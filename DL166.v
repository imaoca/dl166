==> flow/design.v <==
module cpu(input reset,input clk,input[3:0] btn,output[3:0]led,output[3:0]adr,input[7:0]dout);
   wire[4:0]op=dout[7:3]; 
	wire[2:0]sss=dout[2:0];  
	reg c_flag;
	reg [3:0]regs[7:0];
	assign led = regs[6];
	assign adr = regs[7];
	always @(posedge clk)
	  if(reset==0) {regs[0],regs[1],regs[2],regs[3],regs[4],regs[6],regs[7],c_flag}=0;
	  else begin
	   regs[5]=btn;
 	   casez(op)
 	5'b00zzz: regs[op[2:0]]<=regs[sss];
 	5'b01000: begin regs[0]<=regs[0]+regs[sss]; c_flag <= (regs[0]+regs[sss] > 15)?1:0;end
 	5'b01001: regs[0]<=regs[0]|regs[sss];
 	5'b01010: regs[0]<=regs[0]&regs[sss];
 	5'b01011: regs[0]<=regs[0]^regs[sss];
 	5'b01100: begin regs[sss]<=regs[sss]+1; c_flag <= (regs[sss]+1 > 15)?1:0;end
 	5'b01101: regs[sss]<=~regs[sss];
 	5'b01110: regs[sss]=regs[sss]>>1| (regs[sss]<<3 & 4'b1000);
 	5'b01111: regs[sss]=regs[sss]<<1| (regs[sss]>>3 & 4'b0001);	
 	5'b1000z: begin regs[7]<= (c_flag)?regs[7]+1:{op[0],sss};c_flag=0;end
 	5'b1001z: regs[7]<= {op[0],sss};
 	5'b1010z: regs[0]<= {op[0],sss};	
	   endcase		
   if(op[4:1]!=4'b1000 && op[4:1]!=4'b1001) regs[7]=regs[7]+1;
	end
endmodule
### Reports on cpu

The steps from the RTL of cpu to its reports follow in flow order.
Lines are those of the file above, counted from 1.
A cell with -- has no value.

| set-up | value |
|---|---|
| top | cpu |
| clock | clk |
| library | sky130hd |
| corner | tt_025C_1v80 |

### Word-level counts

Yosys after proc, flatten, opt, wreduce and memory -nomap, before mapping. Print and check cells are not counted.

| word-level totals | value |
|---|---|
| flip-flop bits (word level) | 29 |
| input port bits | 14 |
| output and inout bits | 8 |
| word-level cells | 162 |

| cells by class | value |
|---|---|
| add/subtract/negate cells | 5 |
| $lt $le $gt $ge | 2 |
| eq/ne operators | 56 |
| multiplexer cells | 65 |
| bitwise logic cells | 6 |
| reductions and logical operators | 20 |

Operators with widths:

| operator | number |
|---|---|
| 4-bit two-way mux | 52 |
| 4-bit case mux with 5-bit select | 5 |
| 7-bit OR reduction | 7 |
| 2-bit != test (second input constant) | 24 |
| 5-bit by 4-bit equality test with 1-bit output (second input constant) | 8 |
| 4-bit case mux with 10-bit select | 1 |
| 6-bit AND reduction | 6 |
| 4-bit case mux with 8-bit select | 1 |
| 4-bit case mux with 7-bit select | 1 |
| 3-bit equality test (second input constant) | 7 |
| 4-bit case mux with 2-bit select | 2 |
| 2-bit by 1-bit != test with 1-bit output (second input constant) | 6 |
| 3-bit by 2-bit equality test with 1-bit output (second input constant) | 4 |
| 4-bit equality test (second input constant) | 3 |
| 10-bit nonzero test | 1 |
| 5-bit by 4-bit > comparator with 1-bit output (second input constant) | 2 |
| 4-bit by 1-bit adder with 4-bit output (second input constant) | 2 |
| 4-bit != test (second input constant) | 2 |
| 3-bit by 1-bit equality test with 1-bit output (second input constant) | 2 |
| 3-bit zero test | 2 |
| 4-bit by 1-bit adder with 5-bit output (second input constant) | 1 |
| 4-bit by 4-bit adder with 5-bit output | 1 |
| 5-bit nonzero test | 1 |
| 3-bit by 4-bit bitwise OR with 4-bit output | 1 |
| 4-bit by 1-bit bitwise OR with 4-bit output | 1 |
| 4-bit adder | 1 |
| 4-bit bitwise AND | 1 |
| 4-bit bitwise OR | 1 |

Not listed: further kinds 7, cells in them 8.

### Logic depth

Depth = most cells in a row (Yosys ltp): at word level without a register or memory, in the mapped netlist without a sequential cell, where the memories' decode and read muxes count.

| depth | value |
|---|---|
| depth in word-level cells | 10 |
| ABC_AREA | 1 |
| depth in mapped cells | 22 |
| gate-level depth less buffers | 22 |

### After synthesis

The flow's flattened synthesis, as Yosys stat reports it; memories are mapped. The netlist is that of the ABC_AREA named above (0 if unset); the other value can give another one.
The area totals of this step are shown rounded.

| mapped netlist | value |
|---|---|
| cell count | 456 |
| cell area after synthesis | 2746 um^2 |
| sequential part of the area | 580.6 um^2 |
| flip-flop cells | 29 |
| buffers | 10 |

Cell types:

| cell | number | total area (um^2) |
|---|---|---|
| sky130_fd_sc_hd__dfxtp_1 | 29 | 580.557 |
| sky130_fd_sc_hd__nand2_1 | 101 | 379.114 |
| sky130_fd_sc_hd__inv_1 | 66 | 247.738 |
| sky130_fd_sc_hd__nor2_1 | 58 | 217.709 |
| sky130_fd_sc_hd__ha_1 | 12 | 150.144 |
| sky130_fd_sc_hd__o21ai_0 | 27 | 135.13 |
| sky130_fd_sc_hd__a21oi_1 | 26 | 130.125 |
| sky130_fd_sc_hd__nand3_1 | 24 | 120.115 |
| sky130_fd_sc_hd__nand4_1 | 19 | 118.864 |
| sky130_fd_sc_hd__o21ai_1 | 11 | 55.053 |
| sky130_fd_sc_hd__o211ai_1 | 7 | 52.55 |
| sky130_fd_sc_hd__nand2_2 | 7 | 43.792 |
| sky130_fd_sc_hd__nor2_2 | 7 | 43.792 |
| sky130_fd_sc_hd__inv_2 | 11 | 41.29 |
| sky130_fd_sc_hd__o21bai_1 | 5 | 37.536 |
| sky130_fd_sc_hd__buf_6 | 3 | 33.782 |
| sky130_fd_sc_hd__a221oi_1 | 3 | 26.275 |
| sky130_fd_sc_hd__o21ai_2 | 3 | 26.275 |

Not listed: further types 21, cells in them 37.

### Path before layout

OpenSTA on the mapped netlist: ideal clock, no wires. The path of least setup slack (recovery checks aside). Input and output delay are each 20% of the period. Register names are those of the netlist, which keeps one name where synthesis merged equal registers.

| timing after synthesis | value |
|---|---|
| path type | input port to flip-flop |
| start | in dout[0] |
| end | reg regs[7][1] |
| clock period | 7.05 ns |
| input delay | 1.410 ns |
| setup time | 0.114 ns |
| time at the first pin | 1.410 ns |
| data arrival time | 3.575 ns |
| required time | 6.936 ns |
| path slack | 3.362 ns |
| delay of the path | 2.279 ns |
| driving pins on the path | 19 |
| buffers on the path | 0 |
| synthesis period reached | 3.688 ns |

"delay of the path" = arrival - input delay + setup time.
"driving pins on the path" counts driving pins, that of a launching flip-flop among them; a cell with two outputs on the path counts twice.
"synthesis period reached" is the clock period less the worst setup slack; recovery checks do not enter. This is arithmetic on one report: input and output delays are still those of the set period (20% each).
Between the ends stands the longest chain of elaborated cells between them, by number of cells; it is not shown to be the way that was timed. Of several equally long chains one is given.
Each line given opens the expression or statement behind the cell; cells for indexed reads and writes are added by Yosys, which also makes memories of some case tables.
A register here has more assigning lines than the two given.
Where a signal picks the word or bit written, the line may be left out of the assigning lines.

| on the way, after synthesis | value |
|---|---|
| cells stage by stage | sky130_fd_sc_hd__nor2_2 -> sky130_fd_sc_hd__nand2_1 -> sky130_fd_sc_hd__inv_1 -> sky130_fd_sc_hd__nand2_1 -> sky130_fd_sc_hd__nand2_2 -> sky130_fd_sc_hd__inv_1 -> sky130_fd_sc_hd__ha_1 -> sky130_fd_sc_hd__o21ai_0 -> sky130_fd_sc_hd__nor2_1 -> sky130_fd_sc_hd__nor2_1 -> sky130_fd_sc_hd__nand2_1 -> sky130_fd_sc_hd__nor2_1 -> sky130_fd_sc_hd__nand2_1 -> sky130_fd_sc_hd__nand2_2 -> sky130_fd_sc_hd__inv_1 -> sky130_fd_sc_hd__ha_1 -> sky130_fd_sc_hd__o21ai_0 -> sky130_fd_sc_hd__o21bai_1 -> sky130_fd_sc_hd__inv_1 |
| length of the longest elaborated chain | 10 |
| elaborated cells on any way between the ends | 32 |
| those cells by class | add/sub (2); eq/ne (7); mux (18); logic (3); reduce/logical (2) |

Ends and longest elaborated chain, after synthesis:

| element | line | text |
|---|---|---|
| start: declaration | 1 | `module cpu(input reset,input clk,input[3:0] btn,output[3:0]led,output[3:0]adr,input[7:0]dout);` |
| 3-bit equality test | 18 | `5'b01100: begin regs[sss]<=regs[sss]+1; c_flag <= (regs[sss]+1 > 15)?1:0;end` |
| 4-bit case mux with 8-bit select | 18 |  |
| 4-bit two-way mux | 12 | `casez(op)` |
| 4-bit two-way mux | 9 | `if(reset==0) {regs[0],regs[1],regs[2],regs[3],regs[4],regs[6],regs[7],c_flag}=0;` |
| 4-bit by 1-bit adder with 5-bit output | 18 |  |
| 4-bit two-way mux | 18 |  |
| 4-bit case mux with 7-bit select | 12 |  |
| 4-bit two-way mux | 9 |  |
| 4-bit by 1-bit adder with 4-bit output | 26 | `if(op[4:1]!=4'b1000 && op[4:1]!=4'b1001) regs[7]=regs[7]+1;` |
| 4-bit two-way mux | 26 |  |
| end: assignment | 23 | `5'b1001z: regs[7]<= {op[0],sss};` |
| end: assignment | 26 |  |
| end: declaration | 5 | `reg [3:0]regs[7:0];` |

### Worst path after layout

Path of least setup slack in the final report of run 2 (OpenROAD, finished layout, wires in). Where an end is a register, its clock arrival counts in the times.

| timing after layout | value |
|---|---|
| path type | input port to flip-flop |
| start | in dout[2] |
| end | reg regs[0][1] |
| clock period | 3.1 ns |
| input delay | 0.62 ns |
| setup time | 0.13 ns |
| time at the first pin | 0.62 ns |
| data arrival time | 3.04 ns |
| required time | 3.25 ns |
| path slack | 0.21 ns |
| driving pins on the path | 16 |
| buffers on the path | 2 |

Between the ends stands the longest chain of elaborated cells between them, by number of cells; it is not shown to be the way that was timed. Of several equally long chains one is given.
A register here has more assigning lines than the two given.
Where a signal picks the word or bit written, the line may be left out of the assigning lines.

| on the way, after layout | value |
|---|---|
| cells stage by stage | sky130_fd_sc_hd__dlygate4sd2_1 -> sky130_fd_sc_hd__buf_6 -> sky130_fd_sc_hd__nand3_2 -> sky130_fd_sc_hd__o21ai_1 -> sky130_fd_sc_hd__nor2_1 -> sky130_fd_sc_hd__nand2_1 -> sky130_fd_sc_hd__nand2_2 -> sky130_fd_sc_hd__inv_1 -> sky130_fd_sc_hd__ha_2 -> sky130_fd_sc_hd__fa_1 -> sky130_fd_sc_hd__inv_1 -> sky130_fd_sc_hd__o22ai_1 -> sky130_fd_sc_hd__a221oi_1 -> sky130_fd_sc_hd__nand3_1 -> sky130_fd_sc_hd__o21ai_0 -> sky130_fd_sc_hd__a21oi_1 |
| length of the longest elaborated chain | 7 |
| elaborated cells on any way between the ends | 45 |
| those cells by class | add/sub (2); eq/ne (11); mux (23); logic (6); reduce/logical (3) |

Ends and longest elaborated chain, after layout:

| element | line | text |
|---|---|---|
| start: declaration | 1 | `module cpu(input reset,input clk,input[3:0] btn,output[3:0]led,output[3:0]adr,input[7:0]dout);` |
| 3-bit equality test | 18 | `5'b01100: begin regs[sss]<=regs[sss]+1; c_flag <= (regs[sss]+1 > 15)?1:0;end` |
| 4-bit case mux with 8-bit select | 18 |  |
| 4-bit two-way mux | 12 | `casez(op)` |
| 4-bit two-way mux | 9 | `if(reset==0) {regs[0],regs[1],regs[2],regs[3],regs[4],regs[6],regs[7],c_flag}=0;` |
| 4-bit by 1-bit adder with 5-bit output | 18 |  |
| 4-bit two-way mux | 18 |  |
| 4-bit case mux with 10-bit select | 12 |  |
| end: assignment | 14 | `5'b01000: begin regs[0]<=regs[0]+regs[sss]; c_flag <= (regs[0]+regs[sss] > 15)?1:0;end` |
| end: assignment | 15 | `5'b01001: regs[0]<=regs[0]\|regs[sss];` |
| end: declaration | 5 | `reg [3:0]regs[7:0];` |

Stored flow runs of cpu (2 of them; Yosys, OpenROAD, sky130hd). They differ in their settings and are not a sequence. Constraints: input delay and output delay 20% of the set period each, output load 0.01 pF.
By "period reached" is meant the clock period of the run minus its worst setup slack. This is arithmetic on one report: input and output delays are still those of the set period (20% each).
"critical path time" is the time allowed to the run's worst setup path (the clock period less input and output delay, where it has them) less its slack. Clock arrival times count: a late capture clock shortens it, a late launch clock lengthens it.
By "total power of the final layout" is meant OpenSTA's value without simulated activity: inputs other than the clock are taken to toggle once in ten clock periods, and the tool carries that through the logic.
Measured values are rounded.

#### Run 1

| setting | value |
|---|---|
| period_ns | `7.24` |
| CORE_UTILIZATION | `58` |
| PLACE_DENSITY | `0.64` |
| CELL_PAD_IN_SITES_DETAIL_PLACEMENT | `1` |
| TNS_END_PERCENT | `70` |
| ABC_AREA | `1` |
| GPL_TIMING_DRIVEN | `0` |
| CTS_CLUSTER_DIAMETER | `255` |
| CAP_MARGIN | `10` |
| MAX_ROUTING_LAYER | `met5` |
| CORE_MARGIN | `2` |
| SLEW_MARGIN | `20` |

No results, placement failed with DPL-0033.

#### Run 2

| setting | value |
|---|---|
| period_ns | `3.1` |
| CORE_UTILIZATION | `21` |
| PLACE_DENSITY_LB_ADDON | `0.25` |
| CORE_ASPECT_RATIO | `1.95` |
| ABC_AREA | `1` |
| CTS_CLUSTER_DIAMETER | `66` |
| CAP_MARGIN | `40` |
| SLEW_MARGIN | `20` |
| MIN_ROUTING_LAYER | `met2` |
| CORE_MARGIN | `2` |

| result | value |
|---|---|
| chip area in the Yosys report | 2746 um^2 |
| die size | 14060 um^2 |
| utilization after routing | 30.4 % |
| lowest setup slack | 0.208 ns |
| sum of negative setup slack | 0.000 ns |
| worst hold slack | 0.560 ns |
| total power of the final layout | 1558 uW |
| period reached | 2.892 ns |
| critical path time | 2.27 ns |
| critical path kind | input port to flip-flop |
